==> flow/design.v <==
module Serial(
  input i_Clk,                         
  input i_Rst_n,                       
  input i_UART_RXD,                    
  input i_send_data_to_host_computer,  
  input [7:0] i_send_data,             
  output [7:0] o_received_data,        
  output o_data_ready,                 
  output o_UART_TXD,                   
  output reg o_busy                    
  );
  parameter CLOCK_FREQUENCY = 50000000;  
  parameter BAUD = 115200;
  async_receiver #( .ClkFrequency(CLOCK_FREQUENCY), .Baud(BAUD) ) ar(
    .clk(i_Clk),                    
    .RxD(i_UART_RXD),               
    .RxD_data_ready(o_data_ready),  
    .RxD_data(o_received_data),     
    .RxD_endofpacket(),             
    .RxD_idle()                     
  );
  async_transmitter #( .ClkFrequency(CLOCK_FREQUENCY), .Baud(BAUD) ) serializer(
    .clk(i_Clk),                               
    .TxD(o_UART_TXD),                          
    .TxD_start(i_send_data_to_host_computer),  
	 .TxD_data(i_send_data),                    
    .TxD_busy(o_busy)                          
  );
endmodule
module async_receiver(clk, RxD, RxD_data_ready, RxD_data, RxD_endofpacket, RxD_idle);
input clk, RxD;
output RxD_data_ready;   
output [7:0] RxD_data;
parameter ClkFrequency = 25000000;  
parameter Baud = 115200;
output RxD_endofpacket;   
output RxD_idle;   
parameter Baud8 = Baud*8;
parameter Baud8GeneratorAccWidth = 16;
wire [Baud8GeneratorAccWidth:0] Baud8GeneratorInc = ((Baud8<<(Baud8GeneratorAccWidth-7))+(ClkFrequency>>8))/(ClkFrequency>>7);
reg [Baud8GeneratorAccWidth:0] Baud8GeneratorAcc;
always @(posedge clk) Baud8GeneratorAcc <= Baud8GeneratorAcc[Baud8GeneratorAccWidth-1:0] + Baud8GeneratorInc;
wire Baud8Tick = Baud8GeneratorAcc[Baud8GeneratorAccWidth];
reg [1:0] RxD_sync_inv;
always @(posedge clk) if(Baud8Tick) RxD_sync_inv <= {RxD_sync_inv[0], ~RxD};
reg [1:0] RxD_cnt_inv;
reg RxD_bit_inv;
always @(posedge clk)
if(Baud8Tick)
begin
  if( RxD_sync_inv[1] && RxD_cnt_inv!=2'b11) RxD_cnt_inv <= RxD_cnt_inv + 2'h1;
  else 
  if(~RxD_sync_inv[1] && RxD_cnt_inv!=2'b00) RxD_cnt_inv <= RxD_cnt_inv - 2'h1;
  if(RxD_cnt_inv==2'b00) RxD_bit_inv <= 1'b0;
  else
  if(RxD_cnt_inv==2'b11) RxD_bit_inv <= 1'b1;
end
reg [3:0] state;
reg [3:0] bit_spacing;
wire next_bit = (bit_spacing==4'd10);
always @(posedge clk)
if(state==0)
  bit_spacing <= 4'b0000;
else
if(Baud8Tick)
  bit_spacing <= {bit_spacing[2:0] + 4'b0001} | {bit_spacing[3], 3'b000};
always @(posedge clk)
if(Baud8Tick)
case(state)
  4'b0000: if(RxD_bit_inv) state <= 4'b1000;   
  4'b1000: if(next_bit) state <= 4'b1001;   
  4'b1001: if(next_bit) state <= 4'b1010;   
  4'b1010: if(next_bit) state <= 4'b1011;   
  4'b1011: if(next_bit) state <= 4'b1100;   
  4'b1100: if(next_bit) state <= 4'b1101;   
  4'b1101: if(next_bit) state <= 4'b1110;   
  4'b1110: if(next_bit) state <= 4'b1111;   
  4'b1111: if(next_bit) state <= 4'b0001;   
  4'b0001: if(next_bit) state <= 4'b0000;   
  default: state <= 4'b0000;
endcase
reg [7:0] RxD_data;
always @(posedge clk)
if(Baud8Tick && next_bit && state[3]) RxD_data <= {~RxD_bit_inv, RxD_data[7:1]};
reg RxD_data_ready, RxD_data_error;
always @(posedge clk)
begin
  RxD_data_ready <= (Baud8Tick && next_bit && state==4'b0001 && ~RxD_bit_inv);   
  RxD_data_error <= (Baud8Tick && next_bit && state==4'b0001 &&  RxD_bit_inv);   
end
reg [4:0] gap_count;
always @(posedge clk) if (state!=0) gap_count<=5'h00; else if(Baud8Tick & ~gap_count[4]) gap_count <= gap_count + 5'h01;
assign RxD_idle = gap_count[4];
reg RxD_endofpacket; always @(posedge clk) RxD_endofpacket <= Baud8Tick & (gap_count==5'h0F);
endmodule
module async_transmitter(clk, TxD_start, TxD_data, TxD, TxD_busy);
input clk, TxD_start;
input [7:0] TxD_data;
output TxD, TxD_busy;
parameter ClkFrequency = 25000000;   
parameter Baud = 115200;
parameter RegisterInputData = 1;   
parameter BaudGeneratorAccWidth = 16;
reg [BaudGeneratorAccWidth:0] BaudGeneratorAcc;  
wire [BaudGeneratorAccWidth:0] BaudGeneratorInc = ((Baud<<(BaudGeneratorAccWidth-4))+(ClkFrequency>>5))/(ClkFrequency>>4);
wire BaudTick = BaudGeneratorAcc[BaudGeneratorAccWidth];
wire TxD_busy;
always @(posedge clk) if(TxD_busy) BaudGeneratorAcc <= BaudGeneratorAcc[BaudGeneratorAccWidth-1:0] + BaudGeneratorInc;
reg [3:0] state; 
wire TxD_ready = (state==0);
assign TxD_busy = ~TxD_ready;
reg [7:0] TxD_dataReg;
always @(posedge clk) if(TxD_ready & TxD_start) TxD_dataReg <= TxD_data;
wire [7:0] TxD_dataD = RegisterInputData ? TxD_dataReg : TxD_data;
always @(posedge clk)
case(state)
  4'b0000: if(TxD_start) state <= 4'b0001;
  4'b0001: if(BaudTick) state <= 4'b0100;
  4'b0100: if(BaudTick) state <= 4'b1000;   
  4'b1000: if(BaudTick) state <= 4'b1001;   
  4'b1001: if(BaudTick) state <= 4'b1010;   
  4'b1010: if(BaudTick) state <= 4'b1011;   
  4'b1011: if(BaudTick) state <= 4'b1100;   
  4'b1100: if(BaudTick) state <= 4'b1101;   
  4'b1101: if(BaudTick) state <= 4'b1110;   
  4'b1110: if(BaudTick) state <= 4'b1111;   
  4'b1111: if(BaudTick) state <= 4'b0010;   
  4'b0010: if(BaudTick) state <= 4'b0011;   
  4'b0011: if(BaudTick) state <= 4'b0000;   
  default: if(BaudTick) state <= 4'b0000;
endcase
reg muxbit;
always @( * )
case(state[2:0])
  3'd0: muxbit <= TxD_dataD[0];
  3'd1: muxbit <= TxD_dataD[1];
  3'd2: muxbit <= TxD_dataD[2];
  3'd3: muxbit <= TxD_dataD[3];
  3'd4: muxbit <= TxD_dataD[4];
  3'd5: muxbit <= TxD_dataD[5];
  3'd6: muxbit <= TxD_dataD[6];
  3'd7: muxbit <= TxD_dataD[7];
endcase
reg TxD;
always @(posedge clk) TxD <= (state<4) | (state[3] & muxbit);   
endmodule
Step by step through the tools: Serial
What the tools print for Serial, step after step.
Line numbers count from 1 in the design file above.
Operators carry their Yosys type and port widths (W data, S select, Z words).
Library cell names are shortened.
{ "setup": {"top_module": "Serial", "clock": "i_Clk", "library": "sky130hd", "lib_corner": "tt_025C_1v80"} }

Word level
Yosys after proc, flatten, opt, wreduce and memory -nomap, before mapping. Memory bits, and registers merged into a memory's read port (data or address), are not among the register bits. Print and check cells are not counted. Equal cells are merged and count once.
{ "word_totals": {"latchBits": 0, "romBits": 0, "word_cells": 125, "reg_bits": 69, "input_bits": 12, "ram_bits": 0, "mem_count": 0, "clocked_rd_ports_x_width": 0, "out_inout_bits": 11} }
{ "classes": {"n_eq": 52, "add_sub_neg": 5, "multipliers": 0, "bitwise": 8, "muxes": 29, "shifts": 0, "reduce_logical": 18, "compare": 1, "div_mod_pow": 0} }
{ "op_table": {"columns": ["op", "count"], "rows": [
  ["$mux W4", 23],
  ["$eq A4 B4 Y1 const B", 17],
  ["$pmux W4 S12", 1],
  ["$ne A2 B1 Y1 const B", 21],
  ["$pmux W4 S10", 1],
  ["$add A16 B11 Y17 const B", 1],
  ["$add A16 B8 Y17 const B", 1],
  ["$reduce_and A13 Y1", 1],
  ["$reduce_bool A13 Y1", 1],
  ["$eq A3 B3 Y1 const B", 4],
  ["$reduce_and A11 Y1", 1],
  ["$eq A4 B1 Y1 const B", 2],
  ["$logic_not A4 Y1", 2],
  ["$pmux W1 S8", 1],
  ["$logic_and A1 B1 Y1", 6],
  ["$reduce_bool A2 Y1", 3],
  ["$eq A3 B2 Y1 const B", 2],
  ["$not A1 Y1", 4],
  ["$ne A2 B2 Y1 const B", 2],
  ["$reduce_and A2 Y1", 2],
  ["$add A3 B1 Y4 const B", 1],
  ["$eq A4 B2 Y1 const B", 1],
  ["$lt A4 B3 Y1 const B", 1],
  ["$eq A4 B3 Y1 const B", 1],
  ["$or A4 B4 Y4", 1],
  ["$mux W2", 2],
  ["$eq A3 B1 Y1 const B", 1],
  ["$logic_not A3 Y1", 1]
]} }
Other operator kinds: 7; their cells: 8.

Depth
Yosys ltp: most cells in a row. Word level: on the elaborated netlist, between registers, memories and ports. Mapped: between sequential cells and ports; inverters and the memories' decode and read muxes count.
{ "depth": {"word_depth": 4, "abc_area": 0, "depth_mapped": 6, "ltp_nobuf": 6} }

Mapped cells and area
The flow's flattened synthesis, as Yosys stat reports it; memories are mapped. The netlist is that of the ABC_AREA named above (0 if unset); the other value can give another one.
{ "types": {"columns": ["cell", "count", "type_area_um2"], "rows": [
  ["edfxtp_1", 46, 1.38E+03],
  ["dfxtp_1", 20, 400.384],
  ["xnor2_1", 22, 192.685],
  ["xor2_1", 9, 78.826],
  ["ha_1", 6, 75.072],
  ["nand2_1", 19, 71.318],
  ["nor2_1", 17, 63.811],
  ["inv_1", 13, 48.797],
  ["nand3_2", 4, 40.038],
  ["a21o_1", 5, 37.536],
  ["a21oi_1", 6, 30.029],
  ["and3_1", 4, 25.024],
  ["o21ai_0", 5, 25.024],
  ["a211oi_1", 3, 22.522],
  ["mux4_2", 1, 22.522],
  ["and2_1", 3, 18.768],
  ["clkbuf_1", 5, 18.768],
  ["nand2b_1", 3, 18.768]
]} }
Not listed: further types 25, cells in them 36.
{ "mapped": {"buf_cells": 7, "mapped_area_um2": 2831.5, "sequential_area_um2": 1781.7, "ffs": 66, "mapped_cells": 227} }
By module: a second synthesis without flattening, with its own total; a netlist apart from the flattened one above.
{ "hier_totals": {"hier_cells": 253, "hier_area_um2": 3085.5} }
Rows give one instance, submodules left out.
{ "by_module": {"columns": ["module", "mod_seq_area_um2", "cells", "instances", "mod_area_um2"], "rows": [
  ["async_receiver", 1011.0, 151, 1, 1709.1],
  ["async_transmitter", 890.9, 102, 1, 1376.3],
  ["Serial", 0.0, 0, 1, 0.0]
]} }

Worst setup path after synthesis
OpenSTA on the mapped netlist: ideal clock, no wires. The path of least setup slack (recovery checks aside). Input and output delay are each 20% of the period. Register names are those of the netlist, which keeps one name where synthesis merged equal registers.
{ "synth_path": {"kind": "reg2reg", "startpoint": "register serializer.state[0]", "endpoint": "register serializer.state[0]", "driving_pins": 5, "slack_ns": 0.394, "tclk_ns": 2.12, "path_delay_ns": 1.727, "arrival_time_ns": 1.470, "n_path_buf": 1, "required_ns": 1.863, "setup_time_ns": 0.257, "launch_ns": 0.000, "synth_period_reached_ns": 1.726} }
"path_delay_ns" is the arrival time less input delay plus setup time.
"driving_pins": output pins that drive a net of the path, with the launching flip-flop's if there is one; two outputs of one cell count as two.
"synth_period_reached_ns" is the clock period less the worst setup slack; recovery checks do not enter. This is arithmetic on one report: input and output delays are still those of the set period (20% each).
The rows between start and end are the longest chain of elaborated cells between them; the timing report does not say that the signal goes this way. Where chains are equally long, one stands for them.
Each line given opens the expression or statement behind the cell; cells for indexed reads and writes are added by Yosys, which also makes memories of some case tables.
At most two assigning lines are given for a register; there are more.
Only ways into the end's enable, where the timed path ends, are counted here.
{ "synth_between": {"cell_sequence": "edfxtp_1 clkbuf_1 nor4_1 inv_1 a21o_1", "elab_chain_cells": 3, "cells_between": 26, "classes_between": "eq/ne (23); reduce/logical (3)"} }
{ "synth_lines": {"columns": ["item", "line_no", "rtl"], "rows": [
  ["start: declaration", 109, "reg [3:0] state;"],
  ["start: assignment", 117, "4'b0000: if(TxD_start) state <= 4'b0001;"],
  ["start: assignment", 118, "4'b0001: if(BaudTick) state <= 4'b0100;"],
  ["$eq A4 B1 Y1", 116, "case(state)"],
  ["$reduce_bool A13 Y1", null, null],
  ["$reduce_and A13 Y1", null, null],
  ["end: assignment", 117, null],
  ["end: assignment", 118, null],
  ["end: declaration", 109, null]
]} }
Nets of the timed path that keep an RTL name, with a line that drives or declares them; the list need not be complete.
{ "synth_named_nets": {"columns": ["net", "line_no", "rtl"], "rows": [
  ["o_busy", 111, "assign TxD_busy = ~TxD_ready;"]
]} }

Timing after layout
Path of least setup slack in the final report of record 2 (OpenROAD, finished layout, wires in). Where an end is a register, its clock arrival counts in the times.
{ "layout_path": {"kind": "reg2reg", "startpoint": "register serializer.state[2]", "endpoint": "register serializer.TxD_dataReg[1]", "n_path_buf": 6, "driving_pins": 9, "setup_time_ns": 0.28, "tclk_ns": 2.09, "arrival_time_ns": 1.82, "launch_ns": 0.32, "slack_ns": 0.31, "required_ns": 2.13} }
The rows between start and end are the longest chain of elaborated cells between them; the timing report does not say that the signal goes this way. Where chains are equally long, one stands for them.
At most two assigning lines are given for a register; there are more.
{ "layout_between": {"cell_sequence": "edfxtp_1 nor4_4 buf_4 buf_6 buf_6 buf_6 buf_6 and2_4 buf_8", "elab_chain_cells": 2, "cells_between": 2, "classes_between": "logic (1); reduce/logical (1)"} }
{ "layout_lines": {"columns": ["item", "line_no", "rtl"], "rows": [
  ["start: declaration", 109, "reg [3:0] state;"],
  ["start: assignment", 117, "4'b0000: if(TxD_start) state <= 4'b0001;"],
  ["start: assignment", 118, "4'b0001: if(BaudTick) state <= 4'b0100;"],
  ["$logic_not A4 Y1", 110, "wire TxD_ready = (state==0);"],
  ["$and A1 B1 Y1", 113, "always @(posedge clk) if(TxD_ready & TxD_start) TxD_dataReg <= TxD_data;"],
  ["end: assignment", 113, null],
  ["end: declaration", 112, "reg [7:0] TxD_dataReg;"]
]} }

Hand-over note for Serial

Top module Serial; platform sky130hd; tools Yosys and OpenROAD; 2 stored runs in no particular order. Input and output delays are each 20% of the period that was set; the output load is 0.01 pF.
"timing.achieved_period_ns": clock period set for the run, less the worst setup slack. It is reckoned from that one timing run; input and output delays stay at 20% of the period that was set.
"power_mw": no workload was simulated; the value follows from the tool's default switching activity.
[
  {
    "run": "record 1",
    "settings": { "period_ns": 2.0, "CORE_UTILIZATION": 69, "SETUP_SLACK_MARGIN": -0.06, "PLACE_DENSITY": 0.63, "CORE_ASPECT_RATIO": 0.97, "CELL_PAD_IN_SITES_GLOBAL_PLACEMENT": 1, "GPL_TIMING_DRIVEN": 1, "CTS_CLUSTER_SIZE": 90, "SLEW_MARGIN": 0, "CAP_MARGIN": 20, "CORE_MARGIN": 2 },
    "outcome": "not finished: placement ended with error GPL-0301"
  },
  {
    "run": "record 2",
    "settings": { "period_ns": 2.09, "CORE_UTILIZATION": 35, "SETUP_SLACK_MARGIN": 0.42, "CORE_ASPECT_RATIO": 1.53, "CORE_MARGIN": 10, "CELL_PAD_IN_SITES_GLOBAL_PLACEMENT": 2, "CELL_PAD_IN_SITES_DETAIL_PLACEMENT": 0, "GPL_TIMING_DRIVEN": 1, "CAP_MARGIN": 30, "MIN_ROUTING_LAYER": "met2", "SLEW_MARGIN": 20 },
    "results": { "final_die_area_um2": 12169.3, "timing.achieved_period_ns": 1.781, "fin_hold_ws_ns": 0.418, "power_mw": 2.736, "worstSetupSlack_ns": 0.309, "total_negative_slack_ns": 0.000, "synth_area_um2": 2831.5, "fin_util_frac": 0.456 }
  }
]

End of note.
